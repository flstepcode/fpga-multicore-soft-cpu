==> flow/design.v <==
interface axi_if #(
    parameter ID_W_WIDTH = 4,
    parameter ID_R_WIDTH = 4,
    parameter ADDR_WIDTH = 16,
    parameter DATA_WIDTH = 32
) ();
    logic AWVALID;
    logic AWREADY;
    logic [ID_W_WIDTH-1:0] AWID;
    logic [ADDR_WIDTH-1:0] AWADDR;
    logic [7:0] AWLEN;
    logic [2:0] AWSIZE;
    logic [1:0] AWBURST;
    logic WVALID;
    logic WREADY;
    logic [DATA_WIDTH-1:0] WDATA;
    logic [(DATA_WIDTH/8)-1:0] WSTRB;
    logic WLAST;
    logic BVALID;
    logic BREADY;
    logic [ID_W_WIDTH-1:0] BID;
    logic ARVALID;
    logic ARREADY;
    logic [ID_R_WIDTH-1:0] ARID;
    logic [ADDR_WIDTH-1:0] ARADDR;
    logic [7:0] ARLEN;
    logic [2:0] ARSIZE;
    logic [1:0] ARBURST;
    logic RVALID;
    logic RREADY;
    logic [ID_R_WIDTH-1:0] RID;
    logic [DATA_WIDTH-1:0] RDATA;
    logic RLAST;
    modport m (
        input AWREADY,
        output AWVALID, AWID, AWADDR, AWLEN, AWSIZE, AWBURST,
        input WREADY,
        output WVALID, WDATA, WSTRB, WLAST,
        input BVALID, BID,
        output BREADY,
        input ARREADY,
        output ARVALID, ARID, ARADDR, ARLEN, ARSIZE, ARBURST,
        input RVALID, RID, RDATA, RLAST,
        output RREADY
    );
    modport s (
        output AWREADY,
        input AWVALID, AWID, AWADDR, AWLEN, AWSIZE, AWBURST,
        output WREADY,
        input WVALID, WDATA, WSTRB, WLAST,
        output BVALID, BID,
        input BREADY,
        output ARREADY,
        input ARVALID, ARID, ARADDR, ARLEN, ARSIZE, ARBURST,
        output RVALID, RID, RDATA, RLAST,
        input RREADY
    );
    modport mon (
        input AWREADY,
        input AWVALID, AWID, AWADDR, AWLEN, AWSIZE, AWBURST,
        input WREADY,
        input WVALID, WDATA, WSTRB, WLAST,
        input BVALID, BID,
        input BREADY,
        input ARREADY,
        input ARVALID, ARID, ARADDR, ARLEN, ARSIZE, ARBURST,
        input RVALID, RID, RDATA, RLAST,
        input RREADY
    );
endinterface
interface axis_if #(
    parameter DATA_WIDTH = 32
) ();
    logic TVALID;
    logic TREADY;
    logic [DATA_WIDTH-1:0] TDATA;
    modport m (
        output TVALID,
        input TREADY,
        output TDATA
    );
    modport s (
        input TVALID,
        output TREADY,
        input TDATA
    );
endinterface
interface ram_if #(
    parameter ADDR_WIDTH = 16,
    parameter BYTE_WIDTH = 8
) ();
    logic [ADDR_WIDTH-1:0] addr_a;
    logic [BYTE_WIDTH-1:0] data_a;
    logic [BYTE_WIDTH-1:0] write_a;
    logic write_en_a;
    logic [ADDR_WIDTH-1:0] addr_b;
    logic [BYTE_WIDTH-1:0] data_b;
    logic [BYTE_WIDTH-1:0] write_b;
    logic write_en_b;
    modport m (
        output addr_a, write_a, write_en_a,
        input data_a,
        output addr_b, write_b, write_en_b,
        input data_b
    );
    modport s (
        input addr_a, write_a, write_en_a,
        output data_a,
        input addr_b, write_b, write_en_b,
        output data_b
    );
endinterface
module axi_pmu (
    input  logic aclk,
    input  logic aresetn,
    axi_if.mon mon_axi,
    input  logic [4:0]  addr_i,
    output logic [63:0] data_o
);
    typedef struct packed {
        logic [63:0] idle;
        logic [63:0] outstanding;
        logic [63:0] ar_stall;
        logic [63:0] ar_handshake;
        logic [63:0] rvalid_stall;
        logic [63:0] rready_stall;
        logic [63:0] r_handshake;
    } read_counters;
    typedef struct packed {
        logic [63:0] idle;
        logic [63:0] outstanding;
        logic [63:0] responding;
        logic [63:0] aw_stall;
        logic [63:0] aw_handshake;
        logic [63:0] wvalid_stall;
        logic [63:0] wready_stall;
        logic [63:0] w_handshake;
        logic [63:0] bvalid_stall;
        logic [63:0] bready_stall;
        logic [63:0] b_handshake;
    } write_counters;
    read_counters rc;
    write_counters wc;
    logic [63:0] clock_counter;
    always_comb begin
        case (addr_i)
            0:  data_o <= rc.idle;
            1:  data_o <= rc.outstanding;
            2:  data_o <= rc.ar_stall;
            3:  data_o <= rc.ar_handshake;
            4:  data_o <= rc.rvalid_stall;
            5:  data_o <= rc.rready_stall;
            6:  data_o <= rc.r_handshake;
            7:  data_o <= wc.idle;
            8:  data_o <= wc.outstanding;
            9:  data_o <= wc.responding;
            10: data_o <= wc.aw_stall;
            11: data_o <= wc.aw_handshake;
            12: data_o <= wc.wvalid_stall;
            13: data_o <= wc.wready_stall;
            14: data_o <= wc.w_handshake;
            15: data_o <= wc.bvalid_stall;
            16: data_o <= wc.bready_stall;
            17: data_o <= wc.b_handshake;
            18: data_o <= clock_counter;
            default: data_o <= '0;
        endcase
    end
    always_ff @(posedge aclk or negedge aresetn) begin
        if (!aresetn) begin
            clock_counter <= 0;
        end
        else begin
            clock_counter <= clock_counter + 1;
        end
    end
    always_ff @(posedge aclk or negedge aresetn) begin
        if (!aresetn) begin
            rc <= '0;
        end
        else begin
            if (!mon_axi.ARVALID && (rc.outstanding == 0)) begin
                rc.idle <= rc.idle + 1;
            end
            if (mon_axi.ARVALID && mon_axi.ARREADY) begin
                if (!(mon_axi.RVALID && mon_axi.RREADY && mon_axi.RLAST)) begin
                    rc.outstanding <= rc.outstanding + 1;
                end
            end
            else begin
                if (mon_axi.RVALID && mon_axi.RREADY && mon_axi.RLAST) begin
                    rc.outstanding <= rc.outstanding - 1;
                end
            end
            if (mon_axi.ARVALID && !mon_axi.ARREADY) begin
                rc.ar_stall <= rc.ar_stall + 1;
            end
            if (mon_axi.ARVALID && mon_axi.ARREADY) begin
                rc.ar_handshake <= rc.ar_handshake + 1;
            end
            if ((rc.outstanding != 0) && !mon_axi.RVALID) begin
                rc.rvalid_stall <= rc.rvalid_stall + 1;
            end
            if (mon_axi.RVALID && !mon_axi.RREADY) begin
                rc.rready_stall <= rc.rready_stall + 1;
            end
            if (mon_axi.RVALID && mon_axi.RREADY) begin
                rc.r_handshake <= rc.r_handshake + 1;
            end
        end
    end
    always_ff @(posedge aclk or negedge aresetn) begin
        if (!aresetn) begin
            wc <= '0;
        end
        else begin
            if (!mon_axi.AWVALID && (wc.outstanding == 0)) begin
                wc.idle <= wc.idle + 1;
            end
            if (mon_axi.AWVALID && mon_axi.AWREADY) begin
                if (!(mon_axi.BVALID && mon_axi.BREADY)) begin
                    wc.outstanding <= wc.outstanding + 1;
                end
            end
            else begin
                if (mon_axi.BVALID && mon_axi.BREADY) begin
                    wc.outstanding <= wc.outstanding - 1;
                end
            end
            if (mon_axi.BVALID && mon_axi.BVALID) begin
                if (!(mon_axi.WVALID && mon_axi.WREADY && mon_axi.WLAST)) begin
                    wc.responding <= wc.responding - 1;
                end
            end
            else begin
                if (mon_axi.WVALID && mon_axi.WREADY && mon_axi.WLAST) begin
                    wc.responding <= wc.responding + 1;
                end
            end
            if (mon_axi.AWVALID && !mon_axi.AWREADY) begin
                wc.aw_stall <= wc.aw_stall + 1;
            end
            if (mon_axi.AWVALID && mon_axi.AWREADY) begin
                wc.aw_handshake <= wc.aw_handshake + 1;
            end
            if ((wc.outstanding != 0) && (wc.outstanding != wc.responding) && !mon_axi.WVALID) begin
                wc.wvalid_stall <= wc.wvalid_stall + 1;
            end
            if (mon_axi.WVALID && !mon_axi.WREADY) begin
                wc.wready_stall <= wc.wready_stall + 1;
            end
            if (mon_axi.WVALID && mon_axi.WREADY) begin
                wc.w_handshake <= wc.w_handshake + 1;
            end
            if ((wc.responding != 0) && !mon_axi.BVALID) begin
                wc.bvalid_stall <= wc.bvalid_stall + 1;
            end
            if (mon_axi.BVALID && !mon_axi.BREADY) begin
                wc.bready_stall <= wc.bready_stall + 1;
            end
            if (mon_axi.BVALID && mon_axi.BREADY) begin
                wc.b_handshake <= wc.b_handshake + 1;
            end
        end
    end
endmodule
==> Reports on axi_pmu <==
The steps from the RTL of axi_pmu to its reports follow in flow order.
Line numbers count from 1 in the design file above.
Operators: Yosys type, input widths -> output width; for muxes data width and select width s.
{ "inputs": {"design": "axi_pmu", "clock_port": "aclk", "cell_library": "sky130hd", "pvt_corner": "tt_025C_1v80"} }

==> Elaborated design <==
Counts by Yosys on the flattened word-level netlist (proc, flatten, opt, wreduce; memories kept). Register bits leave out memories and registers merged into their read ports (data or address). Print and check cells are left out. Cells with the same type and inputs are merged into one.
{ "classes": {"addsub": 22, "equal": 22, "mux": 10, "reduce_logical": 40} }
{ "ops": {"columns": ["cell", "n"], "rows": [
  ["$add 64x1->64 const B", 19],
  ["$pmux 64 s19", 1],
  ["$mux 64", 9],
  ["$sub 64x1->64 const B", 3],
  ["$reduce_bool 64->1", 3],
  ["$logic_not 64->1", 2],
  ["$ne 64x64->1", 1],
  ["$eq 5x4->1 const B", 8],
  ["$eq 5x3->1 const B", 4],
  ["$logic_and 1x1->1", 18],
  ["$eq 5x5->1 const B", 3],
  ["$logic_not 1->1", 10],
  ["$eq 5x2->1 const B", 2],
  ["$ne 2x2->1 const B", 3],
  ["$reduce_and 2->1", 3],
  ["$reduce_bool 2->1", 3],
  ["$eq 5x1->1 const B", 1],
  ["$logic_not 5->1", 1]
]} }
{ "word_totals": {"register_bits": 1216, "input_bits": 7, "out_inout_bits": 64, "word_cells": 113} }

==> Longest topological paths <==
Depth = most cells in a row (Yosys ltp): at word level without a register or memory, in the mapped netlist without a sequential cell, where the memories' decode and read muxes count.
{ "logic_depth": {"ltp_word": 4, "abc_area": 0, "ltp_mapped": 7} }

==> After synthesis <==
Source: synth_stat.txt of the flow (Yosys; design flattened, memories mapped). It holds for the ABC_AREA given above (unset counts as 0); a run with the other value may have another netlist.
{ "by_type": {"columns": ["type", "n", "area_total_um2"], "rows": [
  ["sky130_fd_sc_hd__dfrtp_1", 64, 1.6E+03],
  ["sky130_fd_sc_hd__and2_1", 66, 412.896],
  ["sky130_fd_sc_hd__xnor2_1", 38, 332.819],
  ["sky130_fd_sc_hd__xor2_1", 24, 210.202],
  ["sky130_fd_sc_hd__nand4_1", 22, 137.632],
  ["sky130_fd_sc_hd__nand2_1", 20, 75.072],
  ["sky130_fd_sc_hd__nand3_1", 15, 75.072],
  ["sky130_fd_sc_hd__nor2_1", 19, 71.318],
  ["sky130_fd_sc_hd__nor3_1", 14, 70.067],
  ["sky130_fd_sc_hd__and3_1", 7, 43.792],
  ["sky130_fd_sc_hd__nand4_2", 3, 37.536],
  ["sky130_fd_sc_hd__and4_1", 4, 35.034],
  ["sky130_fd_sc_hd__inv_1", 9, 33.782],
  ["sky130_fd_sc_hd__clkbuf_1", 8, 30.029],
  ["sky130_fd_sc_hd__nor4_2", 2, 25.024],
  ["sky130_fd_sc_hd__buf_6", 2, 22.522],
  ["sky130_fd_sc_hd__nand2_4", 2, 22.522],
  ["sky130_fd_sc_hd__nor4_4", 1, 21.27]
]} }
Not listed: further types 10, cells in them 14.
{ "synth_totals": {"cells": 334, "synth_area_um2": 3378.2, "sequential_area_um2": 1601.5, "ffs": 64, "buf_cells": 10} }

==> Timing after synthesis <==
OpenSTA on the mapped netlist: ideal clock, no wires. The path of least setup slack (recovery checks aside). Input and output delay are each 20% of the period. Register names are those of the netlist, which keeps one name where synthesis merged equal registers.
{ "synth_path": {"path_kind": "reg2reg", "start": "register clock_counter[8]", "end": "register clock_counter[35]", "period_ps": 1690, "setup_ps": 123, "launch_ps": 0, "arrival_ps": 1705, "t_required_ps": 1567, "setup_slack_ps": -138, "delay_ps": 1828, "stages": 6, "n_path_buf": 0, "period_less_setup_slack_ps": 1828} }
"delay_ps" = arrival - input delay + setup time.
"stages": output pins that drive a net of the path, with the launching flip-flop's if there is one; two outputs of one cell count as two.
"period_less_setup_slack_ps" = period - worst setup slack (recovery checks aside). The figure is calculated, with input and output delays left at 20% of the set period.
Between the ends stands the longest chain of elaborated cells between them, by number of cells; it is not shown to be the way that was timed. Of several equally long chains one is given.
Each line given opens the expression or statement behind the cell; cells for indexed reads and writes are added by Yosys, which also makes memories of some case tables.
{ "synth_via": {"cell_sequence": "sky130_fd_sc_hd__dfrtp_1 sky130_fd_sc_hd__nand4_2 sky130_fd_sc_hd__or4_4 sky130_fd_sc_hd__nor4_4 sky130_fd_sc_hd__nand4_1 sky130_fd_sc_hd__xnor2_1", "elab_chain_len": 1} }
{ "synth_lines": {"columns": ["element", "line_no", "text"], "rows": [
  ["start: declaration", 144, "logic [63:0] clock_counter;"],
  ["start: assignment", 171, "clock_counter <= 0;"],
  ["start: assignment", 174, "clock_counter <= clock_counter + 1;"],
  ["$add 64x1->64", 174, null],
  ["end: assignment", 171, null],
  ["end: assignment", 174, null],
  ["end: declaration", 144, null]
]} }

==> Timing after layout <==
Path of least setup slack in the final report of record 1 (OpenROAD, finished layout, wires in). Where an end is a register, its clock arrival counts in the times.
The report prints the path's times to 10 ps; the period is as set.
{ "layout_path": {"path_kind": "reg2reg", "start": "register clock_counter[31]", "end": "register clock_counter[53]", "period_ps": 1650, "setup_ps": 80, "launch_ps": 330, "arrival_ps": 2170, "t_required_ps": 1900, "setup_slack_ps": -260, "stages": 9, "n_path_buf": 3} }
Between the ends stands the longest chain of elaborated cells between them, by number of cells; it is not shown to be the way that was timed. Of several equally long chains one is given.
{ "layout_via": {"cell_sequence": "sky130_fd_sc_hd__dfrtp_1 sky130_fd_sc_hd__buf_6 sky130_fd_sc_hd__nand4_1 sky130_fd_sc_hd__nor4_4 sky130_fd_sc_hd__buf_4 sky130_fd_sc_hd__nand4_4 sky130_fd_sc_hd__buf_6 sky130_fd_sc_hd__nor3_4 sky130_fd_sc_hd__xor2_1", "elab_chain_len": 1} }
{ "layout_lines": {"columns": ["element", "line_no", "text"], "rows": [
  ["start: declaration", 144, "logic [63:0] clock_counter;"],
  ["start: assignment", 171, "clock_counter <= 0;"],
  ["start: assignment", 174, "clock_counter <= clock_counter + 1;"],
  ["$add 64x1->64", 174, null],
  ["end: assignment", 171, null],
  ["end: assignment", 174, null],
  ["end: declaration", 144, null]
]} }

--- measured runs ---
Settings and measured results of 2 stored flow runs for module axi_pmu (sky130hd), not sorted in any way. The constraints put input and output delay at 20% of the set period each and load the outputs with 0.01 pF.
"clock_period_reached_ps" means the clock period less the worst setup slack. The figure is calculated, with input and output delays left at 20% of the set period.
"worst_path_allowed_less_slack_ps" = time allowed to the worst setup path (clock period - input delay - output delay, where it has them) - its slack; a late launch clock adds to it, a late capture clock takes from it.
"power_total_mw" rests on the timing tool's default activity at the inputs, not on a simulated workload.
"worst_path_allowed_less_slack_ps" is known to 10 ps.

Record 1
==> flow/run.sh <==
#!/bin/bash
# the make line also repeats the synthesis and layout settings of config.mk as NAME=value (left out here)
make -C /OpenROAD-flow-scripts/flow DESIGN_CONFIG=/design/flow/config.mk WORK_HOME=/design/flow/orfs CLKGATE_MAP_FILE= finish
==> flow/config.mk <==
export PLATFORM = sky130hd
export DESIGN_NAME = axi_pmu
export DESIGN_NICKNAME = axi_pmu
export VERILOG_FILES = /design/flow/design.v
export SDC_FILE = /design/flow/constraint.sdc
export NUM_CORES = 4
export LEC_CHECK = 0
export CAP_MARGIN = 15
export CELL_PAD_IN_SITES_DETAIL_PLACEMENT = 0
export CELL_PAD_IN_SITES_GLOBAL_PLACEMENT = 0
export CORE_ASPECT_RATIO = 0.77
export CORE_MARGIN = 2
export CORE_UTILIZATION = 16
export CTS_CLUSTER_SIZE = 57
export GPL_TIMING_DRIVEN = 0
export PLACE_DENSITY = 0.44
export SETUP_SLACK_MARGIN = 0.15
export SLEW_MARGIN = 20
export TNS_END_PERCENT = 30
==> flow/constraint.sdc <==
create_clock -name core_clock -period 1.65 [get_ports {aclk}]
set_input_delay 0.3300 -clock core_clock [delete_from_list [all_inputs] [get_ports {aclk}]]
set_output_delay 0.3300 -clock core_clock [all_outputs]
set_load 0.01 [all_outputs]

==> results of record 1, as JSON <==
{
  "tns_ps": -12401,
  "stdcell_area_um2": 5753.0,
  "util_pct": 27.8,
  "power_total_mw": 3.438,
  "design.die.area_um2": 22301.9,
  "worst_path_allowed_less_slack_ps": 1910,
  "critical_path_kind": "reg2reg",
  "synth_area_um2": 3378.2,
  "clock_period_reached_ps": 1912,
  "timing.setup.ws_ps": -262
}

Record 2
==> flow/run.sh <==
#!/bin/bash
# the make line also repeats the synthesis and layout settings of config.mk as NAME=value (left out here)
make -C /OpenROAD-flow-scripts/flow DESIGN_CONFIG=/design/flow/config.mk WORK_HOME=/design/flow/orfs CLKGATE_MAP_FILE= finish
==> flow/config.mk <==
export PLATFORM = sky130hd
export DESIGN_NAME = axi_pmu
export DESIGN_NICKNAME = axi_pmu
export VERILOG_FILES = /design/flow/design.v
export SDC_FILE = /design/flow/constraint.sdc
export NUM_CORES = 4
export LEC_CHECK = 0
export CAP_MARGIN = 20
export CORE_MARGIN = 2
export CORE_UTILIZATION = 21
export SLEW_MARGIN = 20
==> flow/constraint.sdc <==
create_clock -name core_clock -period 2.2 [get_ports {aclk}]
set_input_delay 0.4400 -clock core_clock [delete_from_list [all_inputs] [get_ports {aclk}]]
set_output_delay 0.4400 -clock core_clock [all_outputs]
set_load 0.01 [all_outputs]

==> results of record 2, as JSON <==
{
  "tns_ps": 0,
  "stdcell_area_um2": 4613.2,
  "util_pct": 29.1,
  "power_total_mw": 2.556,
  "design.die.area_um2": 17117.8,
  "worst_path_allowed_less_slack_ps": 1220,
  "critical_path_kind": "in2out",
  "synth_area_um2": 3378.2,
  "clock_period_reached_ps": 2105,
  "timing.setup.ws_ps": 95
}
--- end ---
