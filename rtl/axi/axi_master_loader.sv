==> flow/design.v <==
interface axi_if #(
    parameter ID_W_WIDTH = 4,
    parameter ID_R_WIDTH = 4,
    parameter ADDR_WIDTH = 16,
    parameter DATA_WIDTH = 32
) ();
    logic AWVALID;
    logic AWREADY;
    logic [ID_W_WIDTH-1:0] AWID;
    logic [ADDR_WIDTH-1:0] AWADDR;
    logic [7:0] AWLEN;
    logic [2:0] AWSIZE;
    logic [1:0] AWBURST;
    logic WVALID;
    logic WREADY;
    logic [DATA_WIDTH-1:0] WDATA;
    logic [(DATA_WIDTH/8)-1:0] WSTRB;
    logic WLAST;
    logic BVALID;
    logic BREADY;
    logic [ID_W_WIDTH-1:0] BID;
    logic ARVALID;
    logic ARREADY;
    logic [ID_R_WIDTH-1:0] ARID;
    logic [ADDR_WIDTH-1:0] ARADDR;
    logic [7:0] ARLEN;
    logic [2:0] ARSIZE;
    logic [1:0] ARBURST;
    logic RVALID;
    logic RREADY;
    logic [ID_R_WIDTH-1:0] RID;
    logic [DATA_WIDTH-1:0] RDATA;
    logic RLAST;
    modport m (
        input AWREADY,
        output AWVALID, AWID, AWADDR, AWLEN, AWSIZE, AWBURST,
        input WREADY,
        output WVALID, WDATA, WSTRB, WLAST,
        input BVALID, BID,
        output BREADY,
        input ARREADY,
        output ARVALID, ARID, ARADDR, ARLEN, ARSIZE, ARBURST,
        input RVALID, RID, RDATA, RLAST,
        output RREADY
    );
    modport s (
        output AWREADY,
        input AWVALID, AWID, AWADDR, AWLEN, AWSIZE, AWBURST,
        output WREADY,
        input WVALID, WDATA, WSTRB, WLAST,
        output BVALID, BID,
        input BREADY,
        output ARREADY,
        input ARVALID, ARID, ARADDR, ARLEN, ARSIZE, ARBURST,
        output RVALID, RID, RDATA, RLAST,
        input RREADY
    );
    modport mon (
        input AWREADY,
        input AWVALID, AWID, AWADDR, AWLEN, AWSIZE, AWBURST,
        input WREADY,
        input WVALID, WDATA, WSTRB, WLAST,
        input BVALID, BID,
        input BREADY,
        input ARREADY,
        input ARVALID, ARID, ARADDR, ARLEN, ARSIZE, ARBURST,
        input RVALID, RID, RDATA, RLAST,
        input RREADY
    );
endinterface
interface axis_if #(
    parameter DATA_WIDTH = 32
) ();
    logic TVALID;
    logic TREADY;
    logic [DATA_WIDTH-1:0] TDATA;
    modport m (
        output TVALID,
        input TREADY,
        output TDATA
    );
    modport s (
        input TVALID,
        output TREADY,
        input TDATA
    );
endinterface
interface ram_if #(
    parameter ADDR_WIDTH = 16,
    parameter BYTE_WIDTH = 8
) ();
    logic [ADDR_WIDTH-1:0] addr_a;
    logic [BYTE_WIDTH-1:0] data_a;
    logic [BYTE_WIDTH-1:0] write_a;
    logic write_en_a;
    logic [ADDR_WIDTH-1:0] addr_b;
    logic [BYTE_WIDTH-1:0] data_b;
    logic [BYTE_WIDTH-1:0] write_b;
    logic write_en_b;
    modport m (
        output addr_a, write_a, write_en_a,
        input data_a,
        output addr_b, write_b, write_en_b,
        input data_b
    );
    modport s (
        input addr_a, write_a, write_en_a,
        output data_a,
        input addr_b, write_b, write_en_b,
        output data_b
    );
endinterface
module axi_master_loader #(
    parameter DATA_WIDTH   = 32,
    parameter ADDR_WIDTH   = 16,
    parameter ID_W_WIDTH   = 5,
    parameter ID_R_WIDTH   = 5,
    parameter FIFO_DEPTH   = 32,
    parameter LOADER_ID    = 0,
    parameter MAX_ID_WIDTH = (ID_W_WIDTH > ID_R_WIDTH) ? ID_W_WIDTH : ID_R_WIDTH
) (
    input  logic                    clk_i,
    input  logic                    arstn_i,
    input  logic [7:0]              req_depth_i,
    input  logic [MAX_ID_WIDTH-1:0] id_i,
    input  logic                    write_i,
    input  logic [7:0]              axlen_i,
    input  logic                    fifo_push_i,
    input  logic                    start_i,
    output logic                    idle_o,
    axi_if.m                        m_axi_o
);
    typedef enum logic[1:0] {
        IDLE,
        AX_HANDSHAKE,
        RESP_WAIT
    } states_t;
    logic [7:0] req_counter, req_counter_next;
    logic [7:0] trans_counter, trans_counter_next;
    logic [MAX_ID_WIDTH-1:0] id_rd;
    logic [7:0] axlen_rd;
    logic write_rd, fifo_valid_rd, fifo_ready_rd;
    logic [7:0] bresp_cnt, bresp_cnt_next, rresp_cnt, rresp_cnt_next;
    states_t state, state_next;
    logic aw_was, w_was;
    logic aw_was_next, w_was_next;
    assign m_axi_o.AWID    = id_rd;
    assign m_axi_o.AWADDR  = LOADER_ID << 2;
    assign m_axi_o.AWLEN   = axlen_rd;
    assign m_axi_o.AWSIZE  = $clog2(DATA_WIDTH/8);
    assign m_axi_o.AWBURST = 2'b01;
    assign m_axi_o.WDATA   = 'h30 + LOADER_ID;
    assign m_axi_o.WSTRB   = '1;
    assign m_axi_o.BREADY  = 1'b1;
    assign m_axi_o.ARID    = id_rd;
    assign m_axi_o.ARADDR  = LOADER_ID << 2;
    assign m_axi_o.ARLEN   = axlen_rd;
    assign m_axi_o.ARSIZE  = $clog2(DATA_WIDTH/8);
    assign m_axi_o.ARBURST = 2'b01;
    assign m_axi_o.RREADY = 1'b1;
    stream_fifo #(
        .DATA_WIDTH (MAX_ID_WIDTH + 1 + 8),
        .FIFO_LEN   (FIFO_DEPTH)
    ) u_stream_fifo (
        .ACLK    (clk_i),
        .ARESETn (arstn_i),
        .data_i  ({write_i, axlen_i, id_i}),
        .valid_i (fifo_push_i),
        .ready_o (),  
        .data_o  ({write_rd, axlen_rd, id_rd}),
        .valid_o (fifo_valid_rd),
        .ready_i (fifo_ready_rd)
    );
    always_ff @(posedge clk_i or negedge arstn_i) begin
        if (!arstn_i) begin
            state <= IDLE;
            req_counter <= '0;
            trans_counter <= '0;
            bresp_cnt <= '0;
            rresp_cnt <= '0;
            aw_was <= '0;
            w_was <= '0;
        end
        else begin
            state <= state_next;
            req_counter <= req_counter_next;
            trans_counter <= trans_counter_next;
            bresp_cnt <= bresp_cnt_next;
            rresp_cnt <= rresp_cnt_next;
            aw_was <= aw_was_next;
            w_was <= w_was_next;
        end
    end
    always_comb begin
        state_next = state;
        case (state)
            IDLE: begin
                if (start_i && fifo_valid_rd) begin
                    state_next = AX_HANDSHAKE;
                end
                else begin
                    state_next = IDLE;
                end
            end
            AX_HANDSHAKE: begin
                if (fifo_ready_rd) begin
                    if (req_counter == 1) begin
                        state_next = RESP_WAIT;
                    end
                    else begin
                        state_next = AX_HANDSHAKE;
                    end
                end
                else begin
                    state_next = AX_HANDSHAKE;
                end
            end
            RESP_WAIT: begin
                if ((rresp_cnt == 0 && bresp_cnt == 1 && m_axi_o.BREADY && m_axi_o.BVALID) ||
                    (rresp_cnt == 1 && bresp_cnt == 0 && m_axi_o.RREADY && m_axi_o.RVALID && m_axi_o.RLAST) ||
                    (rresp_cnt == 1 && bresp_cnt == 1 && m_axi_o.RREADY && m_axi_o.RVALID && m_axi_o.RLAST && m_axi_o.BREADY && m_axi_o.BVALID)) begin
                    state_next = fifo_valid_rd ? AX_HANDSHAKE : IDLE;
                end
                else begin
                    state_next = RESP_WAIT;
                end
            end
        endcase
    end
    always_comb begin
        fifo_ready_rd = '0;
        req_counter_next = req_counter;
        trans_counter_next = trans_counter;
        bresp_cnt_next = bresp_cnt;
        rresp_cnt_next = rresp_cnt;
        aw_was_next = aw_was;
        w_was_next = w_was;
        m_axi_o.WVALID = '0;
        m_axi_o.WLAST = '0;
        m_axi_o.AWVALID = '0;
        m_axi_o.ARVALID = '0;
        fifo_ready_rd = '0;
        idle_o = '0;
        case (state)
            IDLE: begin
                req_counter_next = req_depth_i;
                idle_o = '1;
            end
            AX_HANDSHAKE: begin
                if (fifo_valid_rd) begin
                    if (write_rd) begin
                        m_axi_o.WVALID = (trans_counter <= axlen_rd);
                        m_axi_o.WLAST = (trans_counter == axlen_rd);
                        m_axi_o.AWVALID = !aw_was;
                        m_axi_o.ARVALID = '0;
                        aw_was_next = (aw_was | (m_axi_o.AWVALID & m_axi_o.AWREADY));
                        w_was_next  = (w_was | (m_axi_o.WVALID & m_axi_o.WREADY & m_axi_o.WLAST));
                        fifo_ready_rd = (w_was & aw_was_next) || (aw_was & w_was_next) || (aw_was_next & w_was_next);
                        aw_was_next = aw_was_next & ~fifo_ready_rd;
                        w_was_next  = w_was_next & ~fifo_ready_rd;
                        trans_counter_next = fifo_ready_rd ? '0 : (trans_counter + (m_axi_o.WVALID & m_axi_o.WREADY));
                    end
                    else begin
                        m_axi_o.WVALID = '0;
                        m_axi_o.WLAST = '0;
                        m_axi_o.AWVALID = '0;
                        m_axi_o.ARVALID = '1;
                        fifo_ready_rd = m_axi_o.ARVALID & m_axi_o.ARREADY;
                    end
                end
                else begin
                    m_axi_o.WVALID = '0;
                    m_axi_o.WLAST = '0;
                    m_axi_o.AWVALID = '0;
                    m_axi_o.ARVALID = '0;
                    fifo_ready_rd = '0;
                end
                bresp_cnt_next = bresp_cnt + (fifo_ready_rd & write_rd) - (m_axi_o.BVALID & m_axi_o.BREADY);
                rresp_cnt_next = rresp_cnt + (fifo_ready_rd & !write_rd) - (m_axi_o.RVALID & m_axi_o.RREADY & m_axi_o.RLAST);
                req_counter_next = req_counter - fifo_ready_rd;
            end
            RESP_WAIT: begin
                req_counter_next = req_depth_i;
                m_axi_o.WVALID = '0;
                m_axi_o.WLAST = '0;
                m_axi_o.AWVALID = '0;
                m_axi_o.ARVALID = '0;
                if (m_axi_o.BVALID && m_axi_o.BREADY) begin
                    bresp_cnt_next = bresp_cnt - 1;
                end
                if (m_axi_o.RVALID && m_axi_o.RREADY && m_axi_o.RLAST) begin
                    rresp_cnt_next = rresp_cnt - 1;
                end
            end
        endcase
    end
endmodule
module stream_fifo #(
    parameter DATA_WIDTH = 32,
    parameter FIFO_LEN = 16
) (
    input logic ACLK,
    input logic ARESETn,
    input logic [DATA_WIDTH-1:0] data_i,
    input logic valid_i,
    output logic ready_o,
    output logic [DATA_WIDTH-1:0]  data_o,
    output logic valid_o,
    input logic ready_i
);
    localparam ADDR_WIDTH = $clog2(FIFO_LEN);
    logic [DATA_WIDTH-1:0] fifo_mem [FIFO_LEN];
    logic [ADDR_WIDTH-1:0] read_ptr, read_ptr_reg;
    logic [ADDR_WIDTH-1:0] write_ptr;
    logic [ADDR_WIDTH:0] count;
    assign data_o = fifo_mem[read_ptr];
    assign valid_o = (count > 0);
    assign ready_o = !(count == FIFO_LEN);
    always_ff @(posedge ACLK or negedge ARESETn) begin
        if (!ARESETn) begin
            read_ptr <= 0;
            write_ptr <= 0;
            count <= 0;
        end
        else begin
            if (valid_i && ready_o) begin
                write_ptr <= (write_ptr == (FIFO_LEN - 1)) ? 0 : write_ptr + 1;
            end
            if (valid_o && ready_i) begin
                read_ptr <= (read_ptr == (FIFO_LEN - 1)) ? 0 : read_ptr + 1;
            end
            if (valid_i && ready_o && !(valid_o && ready_i)) begin
                count <= count + 1;
            end
            else if (!(valid_i && ready_o) && (valid_o && ready_i)) begin
                count <= count - 1;
            end
        end
    end
    always @(posedge ACLK) begin
        if (valid_i && ready_o) begin
            fifo_mem[write_ptr] <= data_i;
        end
    end
endmodule
# From RTL to reports: axi_master_loader
# The steps from the RTL of axi_master_loader to its reports follow in flow order.
# Lines are those of the file above, counted from 1.
# Cell names lack the library's common part.
# The mark - stands for no value.
# inputs
top,axi_master_loader
clock_port,clk_i
lib,sky130hd
corner,tt_025C_1v80

# After elaboration
# Source: Yosys, flattened and elaborated, memories not mapped. Widths are those after wreduce. Registers that Yosys merges into a memory's read port (data or address) are not register bits. Print and check cells do not count.
# Memory sizes are those after Yosys's memory passes, which may raise the word count (mostly to a power of two), join words into wider ones and drop unused or constant bits.
# bits
ff_bits,52
mem_bits_rw,448
n_memories,1
input_bits,26
out_inout_bits,1
# op_classes
addsub,12
compare,2
n_eq,11
muxes,24
bitwise,15
n_reduce_logical,35
# memory_table
memory,words,width,rd,write_ports,line,text
u_stream_fifo.fifo_mem,32,14,1,1,312,logic [DATA_WIDTH-1:0] fifo_mem [FIFO_LEN];
# ops
op,count
case mux 8 bit (select 2 bit),3
adder 8 x 1 -> 8 bit,3
subtractor 8 x 1 -> 8 bit,3
equality test 8 x 1 -> 1 bit with constant B,3
two-way mux 8 bit,3
subtractor 8 x 1 -> 8 bit with constant B,2
zero test 8 bit,2
logical AND 1 bit,15
two-way mux 5 bit,3
two-way mux 14 bit,1
AND 1 bit,12
two-way mux 6 bit,2
adder 5 x 1 -> 5 bit with constant B,2
equality test 5 bit with constant B,2
less-or-equal comparator 8 bit,1
equality test 8 bit,1
two-way mux 1 bit,8
nonzero test 2 bit,3
adder 6 x 1 -> 6 bit with constant B,1
subtractor 6 x 1 -> 6 bit with constant B,1
> comparator 6 x 1 -> 1 bit with constant B,1
equality test 6 bit with constant B,1
case mux 2 bit (select 3 bit),1
two-way mux 2 bit,3
zero test 1 bit,5
logical OR 1 bit,4
inequality test 2 bit with constant B,2
AND reduction 2 bit,2
# Not listed: further kinds 8, cells in them 9.

# Logic depth
# Yosys ltp: most cells in a row. Word level: on the elaborated netlist, between registers, memories and ports. Mapped: between sequential cells and ports; inverters and the memories' decode and read muxes count.
# logic_depth
word_depth,15
ABC_AREA,1
mapped_depth,16
mapped_depth_nobuf,16

# After synthesis
# Yosys stat after the flow's synthesis: flattened, memories mapped to cells. It holds for the ABC_AREA given above (unset counts as 0); a run with the other value may have another netlist.
# The area totals of this step are shown rounded.
# synth_totals
stdcells,371
yosys_area_mm2,0.003344
seqArea_mm2,0.001688
ff_cells,61
buffers,10
# types
cell_type,count,area_total_um2
edfxtp_1,32,960.922
dfrtp_1,28,700.672
nand2_1,76,285.274
nand3_1,45,225.216
inv_1,48,180.173
ha_1,14,175.168
nor2_1,46,172.666
o21ai_2,9,78.826
nand3_2,4,40.038
o211ai_1,5,37.536
nor3_1,7,35.034
o311ai_0,4,35.034
xor2_1,4,35.034
buf_6,3,33.782
dfstp_2,1,26.275
xnor2_1,3,26.275
o21ai_0,5,25.024
or2_2,4,25.024
# Not listed: further types 23, cells in them 33.

# Worst setup path after synthesis
# Path of least setup slack by OpenSTA after synthesis, without wires, with an ideal clock, recovery checks aside; 20% of the period is set as input and as output delay. Where synthesis merged equal registers, the netlist keeps one of their names.
# synth_timing
kind,register to register
start,reg u_stream_fifo.count[0]
end,reg u_stream_fifo.count[5]
clock_period_ns,3.62
setup_time_ns,0.065
arrival_time_ns,2.416
t_required_ns,3.555
slack_ns,1.139
delay_ns,2.481
driving_pins,17
path_buffers,1
period_less_setup_slack_ns,2.481
# "delay_ns" is the arrival time less input delay plus setup time.
# "driving_pins" counts driving pins, that of a launching flip-flop among them; a cell with two outputs on the path counts twice.
# "period_less_setup_slack_ns" is the clock period less the worst setup slack; recovery checks do not enter. This is arithmetic on one report: input and output delays are still those of the set period (20% each).
# Between the ends stands the longest chain of elaborated cells between them, by number of cells; it is not shown to be the way that was timed. Of several equally long chains one is given.
# A line is the first line of the expression or statement that the cell stems from. Yosys adds cells for indexed reads and writes and turns some case tables into memories.
# At most two assigning lines are given for a register; there are more.
# synth_between
path_cell_list,dfrtp_1 nor4_4 nand3_2 nand2_4 inv_4 buf_8 ha_1 inv_1 ha_1 nand3_1 nand3_1 nand2_1 nand2_1 a21oi_1 xnor2_1 nand2_1 nand2_1
elab_chain_len,8
cells_between,17
# synth_lines
item,line,text
from (decl),315,logic [ADDR_WIDTH:0] count;
from (assign),333,count <= count + 1;
from (assign),336,count <= count - 1;
> comparator 6 x 1 -> 1 bit,317,assign valid_o = (count > 0);
two-way mux 1 bit,250,if (fifo_valid_rd) begin
two-way mux 1 bit x2,244,case (state)
logical AND 1 bit x2,335,else if (!(valid_i && ready_o) && (valid_o && ready_i)) begin
two-way mux 6 bit,335,
two-way mux 6 bit,332,if (valid_i && ready_o && !(valid_o && ready_i)) begin
to (assign),333,
to (assign),336,
to (decl),315,

# Timing after layout
# Path of least setup slack in the final report of job 1 (OpenROAD, finished layout, wires in). Where an end is a register, its clock arrival counts in the times.
# layout_timing
kind,register to register
start,reg u_stream_fifo.count[0]
end,reg u_stream_fifo.count[5]
clock_period_ns,5.25
setup_time_ns,0.06
arrival_time_ns,3.44
t_required_ns,5.52
slack_ns,2.08
driving_pins,17
path_buffers,0
# Between the ends stands the longest chain of elaborated cells between them, by number of cells; it is not shown to be the way that was timed. Of several equally long chains one is given.
# At most two assigning lines are given for a register; there are more.
# layout_between
path_cell_list,dfrtp_1 nor4_4 nand2_2 nand2_2 nor2_1 inv_1 ha_1 inv_1 ha_1 nand3_1 nand3_1 nand2_1 nand2_1 a21oi_1 xnor2_1 nand2_1 nand2_1
elab_chain_len,8
cells_between,17
# layout_lines
item,line,text
from (decl),315,logic [ADDR_WIDTH:0] count;
from (assign),333,count <= count + 1;
from (assign),336,count <= count - 1;
> comparator 6 x 1 -> 1 bit,317,assign valid_o = (count > 0);
two-way mux 1 bit,250,if (fifo_valid_rd) begin
two-way mux 1 bit x2,244,case (state)
logical AND 1 bit x2,335,else if (!(valid_i && ready_o) && (valid_o && ready_i)) begin
two-way mux 6 bit,335,
two-way mux 6 bit,332,if (valid_i && ready_o && !(valid_o && ready_i)) begin
to (assign),333,
to (assign),336,
to (decl),315,

# Stored flow runs of axi_master_loader (2 of them; Yosys, OpenROAD, sky130hd). They differ in their settings and are not a sequence. Constraints: input delay and output delay 20% of the set period each, output load 0.01 pF.
# By "period_less_ws_ns" is meant the clock period of the run minus its worst setup slack. This is arithmetic on one report: input and output delays are still those of the set period (20% each).
# "worstPathTime_ns" = time allowed to the worst setup path (clock period - input delay - output delay, where it has them) - its slack; a late launch clock adds to it, a late capture clock takes from it.
# "final_power_mw" rests on the timing tool's default activity at the inputs, not on a simulated workload.
# Values from the reports are rounded here.
# A setting shown as n/a is not set for that run.
run,period_ns,CORE_UTILIZATION,SETUP_SLACK_MARGIN,PLACE_DENSITY_LB_ADDON,HOLD_SLACK_MARGIN,CORE_ASPECT_RATIO,CELL_PAD_IN_SITES_DETAIL_PLACEMENT,ABC_AREA,CAP_MARGIN,SLEW_MARGIN,MIN_ROUTING_LAYER,MAX_ROUTING_LAYER,CORE_MARGIN,TNS_END_PERCENT,GPL_TIMING_DRIVEN,GPL_ROUTABILITY_DRIVEN,CTS_CLUSTER_DIAMETER,yosys_chip_area_mm2,final_setup_tns_ns,fin_ws_ns,timing.hold.ws_ns,final_power_mw,dieArea_mm2,period_less_ws_ns,worstPathTime_ns,worst_setup_path_type,finish.stdcell_area_mm2
job 1,5.25,29,0.26,0.07,0.11,1.12,0,1,0,0,met1,met5,2,n/a,n/a,n/a,n/a,0.003344,0.000,2.077,0.495,1.453,0.01241,3.173,3.17,register to register,0.003844
job 2,3.62,60,0.26,0.21,n/a,n/a,n/a,n/a,25,20,n/a,met4,2,40,1,0,264,0.003098,0.000,0.509,0.466,1.870,0.005754,3.111,3.11,register to register,0.003453
