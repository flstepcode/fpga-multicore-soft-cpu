==> flow/design.v <==
interface axi_if #(
    parameter ID_W_WIDTH = 4,
    parameter ID_R_WIDTH = 4,
    parameter ADDR_WIDTH = 16,
    parameter DATA_WIDTH = 32
) ();
    logic AWVALID;
    logic AWREADY;
    logic [ID_W_WIDTH-1:0] AWID;
    logic [ADDR_WIDTH-1:0] AWADDR;
    logic [7:0] AWLEN;
    logic [2:0] AWSIZE;
    logic [1:0] AWBURST;
    logic WVALID;
    logic WREADY;
    logic [DATA_WIDTH-1:0] WDATA;
    logic [(DATA_WIDTH/8)-1:0] WSTRB;
    logic WLAST;
    logic BVALID;
    logic BREADY;
    logic [ID_W_WIDTH-1:0] BID;
    logic ARVALID;
    logic ARREADY;
    logic [ID_R_WIDTH-1:0] ARID;
    logic [ADDR_WIDTH-1:0] ARADDR;
    logic [7:0] ARLEN;
    logic [2:0] ARSIZE;
    logic [1:0] ARBURST;
    logic RVALID;
    logic RREADY;
    logic [ID_R_WIDTH-1:0] RID;
    logic [DATA_WIDTH-1:0] RDATA;
    logic RLAST;
    modport m (
        input AWREADY,
        output AWVALID, AWID, AWADDR, AWLEN, AWSIZE, AWBURST,
        input WREADY,
        output WVALID, WDATA, WSTRB, WLAST,
        input BVALID, BID,
        output BREADY,
        input ARREADY,
        output ARVALID, ARID, ARADDR, ARLEN, ARSIZE, ARBURST,
        input RVALID, RID, RDATA, RLAST,
        output RREADY
    );
    modport s (
        output AWREADY,
        input AWVALID, AWID, AWADDR, AWLEN, AWSIZE, AWBURST,
        output WREADY,
        input WVALID, WDATA, WSTRB, WLAST,
        output BVALID, BID,
        input BREADY,
        output ARREADY,
        input ARVALID, ARID, ARADDR, ARLEN, ARSIZE, ARBURST,
        output RVALID, RID, RDATA, RLAST,
        input RREADY
    );
    modport mon (
        input AWREADY,
        input AWVALID, AWID, AWADDR, AWLEN, AWSIZE, AWBURST,
        input WREADY,
        input WVALID, WDATA, WSTRB, WLAST,
        input BVALID, BID,
        input BREADY,
        input ARREADY,
        input ARVALID, ARID, ARADDR, ARLEN, ARSIZE, ARBURST,
        input RVALID, RID, RDATA, RLAST,
        input RREADY
    );
endinterface
interface axis_if #(
    parameter DATA_WIDTH = 32
) ();
    logic TVALID;
    logic TREADY;
    logic [DATA_WIDTH-1:0] TDATA;
    modport m (
        output TVALID,
        input TREADY,
        output TDATA
    );
    modport s (
        input TVALID,
        output TREADY,
        input TDATA
    );
endinterface
interface ram_if #(
    parameter ADDR_WIDTH = 16,
    parameter BYTE_WIDTH = 8
) ();
    logic [ADDR_WIDTH-1:0] addr_a;
    logic [BYTE_WIDTH-1:0] data_a;
    logic [BYTE_WIDTH-1:0] write_a;
    logic write_en_a;
    logic [ADDR_WIDTH-1:0] addr_b;
    logic [BYTE_WIDTH-1:0] data_b;
    logic [BYTE_WIDTH-1:0] write_b;
    logic write_en_b;
    modport m (
        output addr_a, write_a, write_en_a,
        input data_a,
        output addr_b, write_b, write_en_b,
        input data_b
    );
    modport s (
        input addr_a, write_a, write_en_a,
        output data_a,
        input addr_b, write_b, write_en_b,
        output data_b
    );
endinterface
module transmitter #(
    parameter CLK_FREQ     = 1_000_000_000,
    parameter BAUD_RATE    = 100_000_000,
    parameter CLK_PER_BAUD = CLK_FREQ / BAUD_RATE
) (
    input  logic       clk_i,
    input  logic       arstn_i,
    output logic       tx_o,
    input  logic [7:0] data_i,
    output logic       data_ready_o,
    input  logic       data_valid_i
);
    typedef enum logic [2:0] {
        IDLE,
        START,
        DATA,
        STOP
    } states_t;
    states_t state, state_next;
    logic [31:0] clk_counter, clk_counter_next;
    logic [2:0] byte_counter, byte_counter_next;
    logic [7:0] data_reg, data_reg_next;
    assign data_ready_o = (state == IDLE);
    always_ff @(posedge clk_i or negedge arstn_i) begin
        if (!arstn_i) begin
            state <= IDLE;
            clk_counter <= '0;
            byte_counter <= '0;
            data_reg <= '0;
        end
        else begin
            state <= state_next;
            clk_counter <= clk_counter_next;
            byte_counter <= byte_counter_next;
            data_reg <= data_reg_next;
        end
    end
    always_comb begin
        state_next = IDLE;
        case (state)
            IDLE: begin
                if (data_valid_i) begin
                    state_next = START;
                end
                else begin
                    state_next = IDLE;
                end
            end
            START: begin
                if (clk_counter == (CLK_PER_BAUD - 1)) begin
                    state_next = DATA;
                end
                else begin
                    state_next = START;
                end
            end
            DATA: begin
                if ((clk_counter == (CLK_PER_BAUD - 1)) && (byte_counter == 7)) begin
                    state_next = STOP;
                end
                else begin
                    state_next = DATA;
                end
            end
            STOP: begin
                if (clk_counter == (CLK_PER_BAUD - 1)) begin
                    state_next = IDLE;
                end
                else begin
                    state_next = STOP;
                end
            end
        endcase
    end
    always_comb begin
        tx_o = '1;
        byte_counter_next = byte_counter;
        clk_counter_next = clk_counter;
        data_reg_next = data_reg;
        case (state)
            IDLE: begin
                byte_counter_next = '0;
                clk_counter_next = '0;
                tx_o = '1;
                if (data_valid_i) begin
                    data_reg_next = data_i;
                end
            end
            START: begin
                tx_o = '0;
                clk_counter_next = (clk_counter == (CLK_PER_BAUD - 1)) ? '0 : clk_counter + 1;
            end
            DATA: begin
                tx_o = data_reg[byte_counter];
                clk_counter_next = (clk_counter == (CLK_PER_BAUD - 1)) ? '0 : clk_counter + 1;
                if (clk_counter == (CLK_PER_BAUD - 1)) begin
                    byte_counter_next = byte_counter + 1;
                end
            end
            STOP: begin
                tx_o = '1;
                clk_counter_next = (clk_counter == (CLK_PER_BAUD - 1)) ? '0 : clk_counter + 1;
            end
        endcase
    end
endmodule
From RTL to reports: transmitter
What the tools print for transmitter, step after step.
Lines are those of the file above, counted from 1.
Library cell names are shortened.
{"block": "setup", "design": "transmitter", "clk_port": "clk_i", "cell_library": "sky130hd", "corner": "tt_025C_1v80"}

After elaboration
Yosys after proc, flatten, opt, wreduce and memory -nomap, before mapping. Memory bits, and registers merged into a memory's read port (data or address), are not among the register bits. Print and check cells are not counted. Equal cells are merged and count once.
{"block": "op_classes", "cmp": 0, "n_eq": 6, "div_mod_pow": 0, "mux": 10, "addsub": 2, "n_mul": 0, "n_reduce_logical": 7, "n_shift": 1, "n_logic": 0}
{"block": "ops", "cell": "parallel mux 32 bit (select 2 bit)", "n": 1}
{"block": "ops", "cell": "adder 32 x 1 -> 32 bit (second input constant)", "n": 1}
{"block": "ops", "cell": "== test 32 x 4 -> 1 bit (second input constant)", "n": 1}
{"block": "ops", "cell": "two-way mux 32 bit", "n": 1}
{"block": "ops", "cell": "variable part select 8 x 3 -> 1 bit", "n": 1}
{"block": "ops", "cell": "parallel mux 2 bit (select 4 bit)", "n": 1}
{"block": "ops", "cell": "parallel mux 3 bit (select 2 bit)", "n": 1}
{"block": "ops", "cell": "== test 2 bit (second input constant)", "n": 2}
{"block": "ops", "cell": "AND reduction 2 bit", "n": 2}
{"block": "ops", "cell": "nonzero test 4 bit", "n": 1}
{"block": "ops", "cell": "two-way mux 2 bit", "n": 2}
{"block": "ops", "cell": "adder 3 x 1 -> 3 bit (second input constant)", "n": 1}
{"block": "ops", "cell": "== test 3 bit (second input constant)", "n": 1}
{"block": "ops", "cell": "logical NOT 3 bit", "n": 1}
{"block": "ops", "cell": "OR reduction 3 bit", "n": 1}
{"block": "ops", "cell": "two-way mux 3 bit", "n": 1}
{"block": "ops", "cell": "== test 2 x 1 -> 1 bit (second input constant)", "n": 1}
{"block": "ops", "cell": "inequality test 2 bit (second input constant)", "n": 1}
{"block": "ops", "cell": "nonzero test 2 bit", "n": 1}
{"block": "ops", "cell": "parallel mux 1 bit (select 2 bit)", "n": 1}
{"block": "ops", "cell": "two-way mux 1 bit", "n": 2}
{"block": "ops", "cell": "logical AND 1 bit", "n": 1}
{"block": "word_totals", "clocked_rd_ports_x_width": 0, "mem_bits_rw": 0, "inputBits": 11, "romBits": 0, "latch_bits": 0, "mem_count": 0, "ff_bits": 45, "word_cells": 30}

Longest topological paths
Yosys ltp: most cells in a row. Word level: on the elaborated netlist, between registers, memories and ports. Mapped: between sequential cells and ports; inverters and the memories' decode and read muxes count.
{"block": "depth", "word_depth": 4, "ABC_AREA": 0, "ltp_mapped": 9, "ltp_nobuf": 7}

After synthesis
The flow's flattened synthesis, as Yosys stat reports it; memories are mapped. The netlist is that of the ABC_AREA named above (0 if unset); the other value can give another one.
{"block": "synth_totals", "buffers": 16, "ff_cells": 47, "cells": 262, "sequential_area_mm2": 0.0011774, "yosys_area_mm2": 0.0026701}
{"block": "by_type", "type": "dfrtp_1", "n": 46, "type_area_um2": 1.15E+03}
{"block": "by_type", "type": "a31oi_1", "n": 24, "type_area_um2": 150.144}
{"block": "by_type", "type": "mux2_2", "n": 8, "type_area_um2": 90.086}
{"block": "by_type", "type": "mux2i_1", "n": 9, "type_area_um2": 90.086}
{"block": "by_type", "type": "nand2_1", "n": 22, "type_area_um2": 82.579}
{"block": "by_type", "type": "a21oi_1", "n": 15, "type_area_um2": 75.072}
{"block": "by_type", "type": "nand3_1", "n": 13, "type_area_um2": 65.062}
{"block": "by_type", "type": "o21ai_0", "n": 12, "type_area_um2": 60.058}
{"block": "by_type", "type": "and4_1", "n": 6, "type_area_um2": 52.55}
{"block": "by_type", "type": "ha_1", "n": 4, "type_area_um2": 50.048}
{"block": "by_type", "type": "buf_6", "n": 4, "type_area_um2": 45.043}
{"block": "by_type", "type": "mux4_2", "n": 2, "type_area_um2": 45.043}
{"block": "by_type", "type": "nor4_1", "n": 7, "type_area_um2": 43.792}
{"block": "by_type", "type": "nand4_4", "n": 2, "type_area_um2": 42.541}
{"block": "by_type", "type": "nor4_4", "n": 2, "type_area_um2": 42.541}
{"block": "by_type", "type": "buf_2", "n": 8, "type_area_um2": 40.038}
{"block": "by_type", "type": "a21o_1", "n": 5, "type_area_um2": 37.536}
{"block": "by_type", "type": "nand2b_1", "n": 6, "type_area_um2": 37.536}
Other cell types: 29; their cells: 67.

Path before layout
OpenSTA on the mapped netlist: ideal clock, no wires. The path of least setup slack (recovery checks aside). Input and output delay are each 20% of the period. Register names are those of the netlist, which keeps one name where synthesis merged equal registers.
{"block": "synth_timing", "kind": "reg-to-reg", "from": "register clk_counter[1]", "to": "register clk_counter[5]", "path_buffers": 1, "stages": 9, "clock_period_ns": 2.56, "required_time_ns": 2.439, "path_slack_ns": 0.792, "launch_ns": 0.000, "t_arrival_ns": 1.647, "delay_ns": 1.768, "synth_period_reached_ns": 1.768}
"delay_ns" is the arrival time less input delay plus setup time.
"stages": output pins that drive a net of the path, with the launching flip-flop's if there is one; two outputs of one cell count as two.
"synth_period_reached_ns" = period - worst setup slack (recovery checks aside). The figure is calculated, with input and output delays left at 20% of the set period.
Between the ends stands the longest chain of elaborated cells between them, by number of cells; it is not shown to be the way that was timed. Of several equally long chains one is given.
A line is the first line of the expression or statement that the cell stems from. Yosys adds cells for indexed reads and writes and turns some case tables into memories.
{"block": "synth_between", "path_cell_list": "dfrtp_1 > inv_1 > ha_1 > nor4bb_1 > and4_1 > a21o_1 > buf_2 > o21ai_1 > a22o_1", "elab_chain_cells": 3, "cone_cells": 4, "cone_classes": "add/sub (1); eq/ne (1); mux (2)"}
{"block": "synth_lines", "element": "start, declared", "line_no": 132, "text": "logic [31:0] clk_counter, clk_counter_next;"}
{"block": "synth_lines", "element": "start, assigned", "line_no": 139, "text": "clk_counter <= '0;"}
{"block": "synth_lines", "element": "start, assigned", "line_no": 145, "text": "clk_counter <= clk_counter_next;"}
{"block": "synth_lines", "element": "adder 32 x 1 -> 32 bit", "line_no": 214, "text": "clk_counter_next = (clk_counter == (CLK_PER_BAUD - 1)) ? '0 : clk_counter + 1;"}
{"block": "synth_lines", "element": "two-way mux 32 bit", "line_no": 214}
{"block": "synth_lines", "element": "parallel mux 32 bit (select 2 bit)", "line_no": 192, "text": "case (state)"}
{"block": "synth_lines", "element": "end, assigned", "line_no": 139}
{"block": "synth_lines", "element": "end, assigned", "line_no": 145}
{"block": "synth_lines", "element": "end, declared", "line_no": 132}

Path in the finished layout
Path of least setup slack in the final report of entry A (OpenROAD, finished layout, wires in). Where an end is a register, its clock arrival counts in the times.
{"block": "layout_timing", "kind": "reg-to-reg", "from": "register clk_counter[1]", "to": "register clk_counter[29]", "path_slack_ns": -0.28, "t_arrival_ns": 2.21, "path_buffers": 3, "launch_ns": 0.31, "clock_period_ns": 1.7, "stages": 11, "required_time_ns": 1.94}
Between the ends stands the longest chain of elaborated cells between them, by number of cells; it is not shown to be the way that was timed. Of several equally long chains one is given.
{"block": "layout_between", "path_cell_list": "dfrtp_1 > inv_2 > ha_4 > nor4bb_2 > and4_1 > buf_6 > a21oi_4 > buf_6 > buf_12 > a41oi_2 > a31oi_1", "elab_chain_cells": 3, "cone_cells": 4, "cone_classes": "add/sub (1); eq/ne (1); mux (2)"}
{"block": "layout_lines", "element": "start, declared", "line_no": 132, "text": "logic [31:0] clk_counter, clk_counter_next;"}
{"block": "layout_lines", "element": "start, assigned", "line_no": 139, "text": "clk_counter <= '0;"}
{"block": "layout_lines", "element": "start, assigned", "line_no": 145, "text": "clk_counter <= clk_counter_next;"}
{"block": "layout_lines", "element": "adder 32 x 1 -> 32 bit", "line_no": 214, "text": "clk_counter_next = (clk_counter == (CLK_PER_BAUD - 1)) ? '0 : clk_counter + 1;"}
{"block": "layout_lines", "element": "two-way mux 32 bit", "line_no": 214}
{"block": "layout_lines", "element": "parallel mux 32 bit (select 2 bit)", "line_no": 192, "text": "case (state)"}
{"block": "layout_lines", "element": "end, assigned", "line_no": 139}
{"block": "layout_lines", "element": "end, assigned", "line_no": 145}
{"block": "layout_lines", "element": "end, declared", "line_no": 132}

Hand-over note for transmitter

Below are 2 stored runs of the flow (Yosys, OpenROAD; platform sky130hd) on transmitter, each with its settings and what was measured, unordered. Constraints: input delay and output delay 20% of the set period each, output load 0.01 pF.

{"run": "entry A", "settings": { "period_ns": 1.7, "CAP_MARGIN": 20, "CORE_MARGIN": 2, "CORE_UTILIZATION": 40, "SLEW_MARGIN": 20 }, "results": { "synthesis_area_mm2": 0.0026701, "die_footprint_mm2": 0.0073445, "stdcell_area_mm2": 0.0040702, "worst_setup_slack_ns": -0.277, "setupTns_ns": -8.496 }}
{"run": "entry B", "settings": { "period_ns": 3.16, "CORE_UTILIZATION": 15, "SETUP_SLACK_MARGIN": 0.5, "PLACE_DENSITY": 0.53, "ABC_AREA": 1, "GPL_TIMING_DRIVEN": 0, "CTS_CLUSTER_DIAMETER": 399, "CAP_MARGIN": 5, "SLEW_MARGIN": 30, "CORE_MARGIN": 2 }, "results": { "synthesis_area_mm2": 0.0030792, "die_footprint_mm2": 0.0216899, "stdcell_area_mm2": 0.0037123, "worst_setup_slack_ns": 0.678, "setupTns_ns": 0.000 }}

End of note.
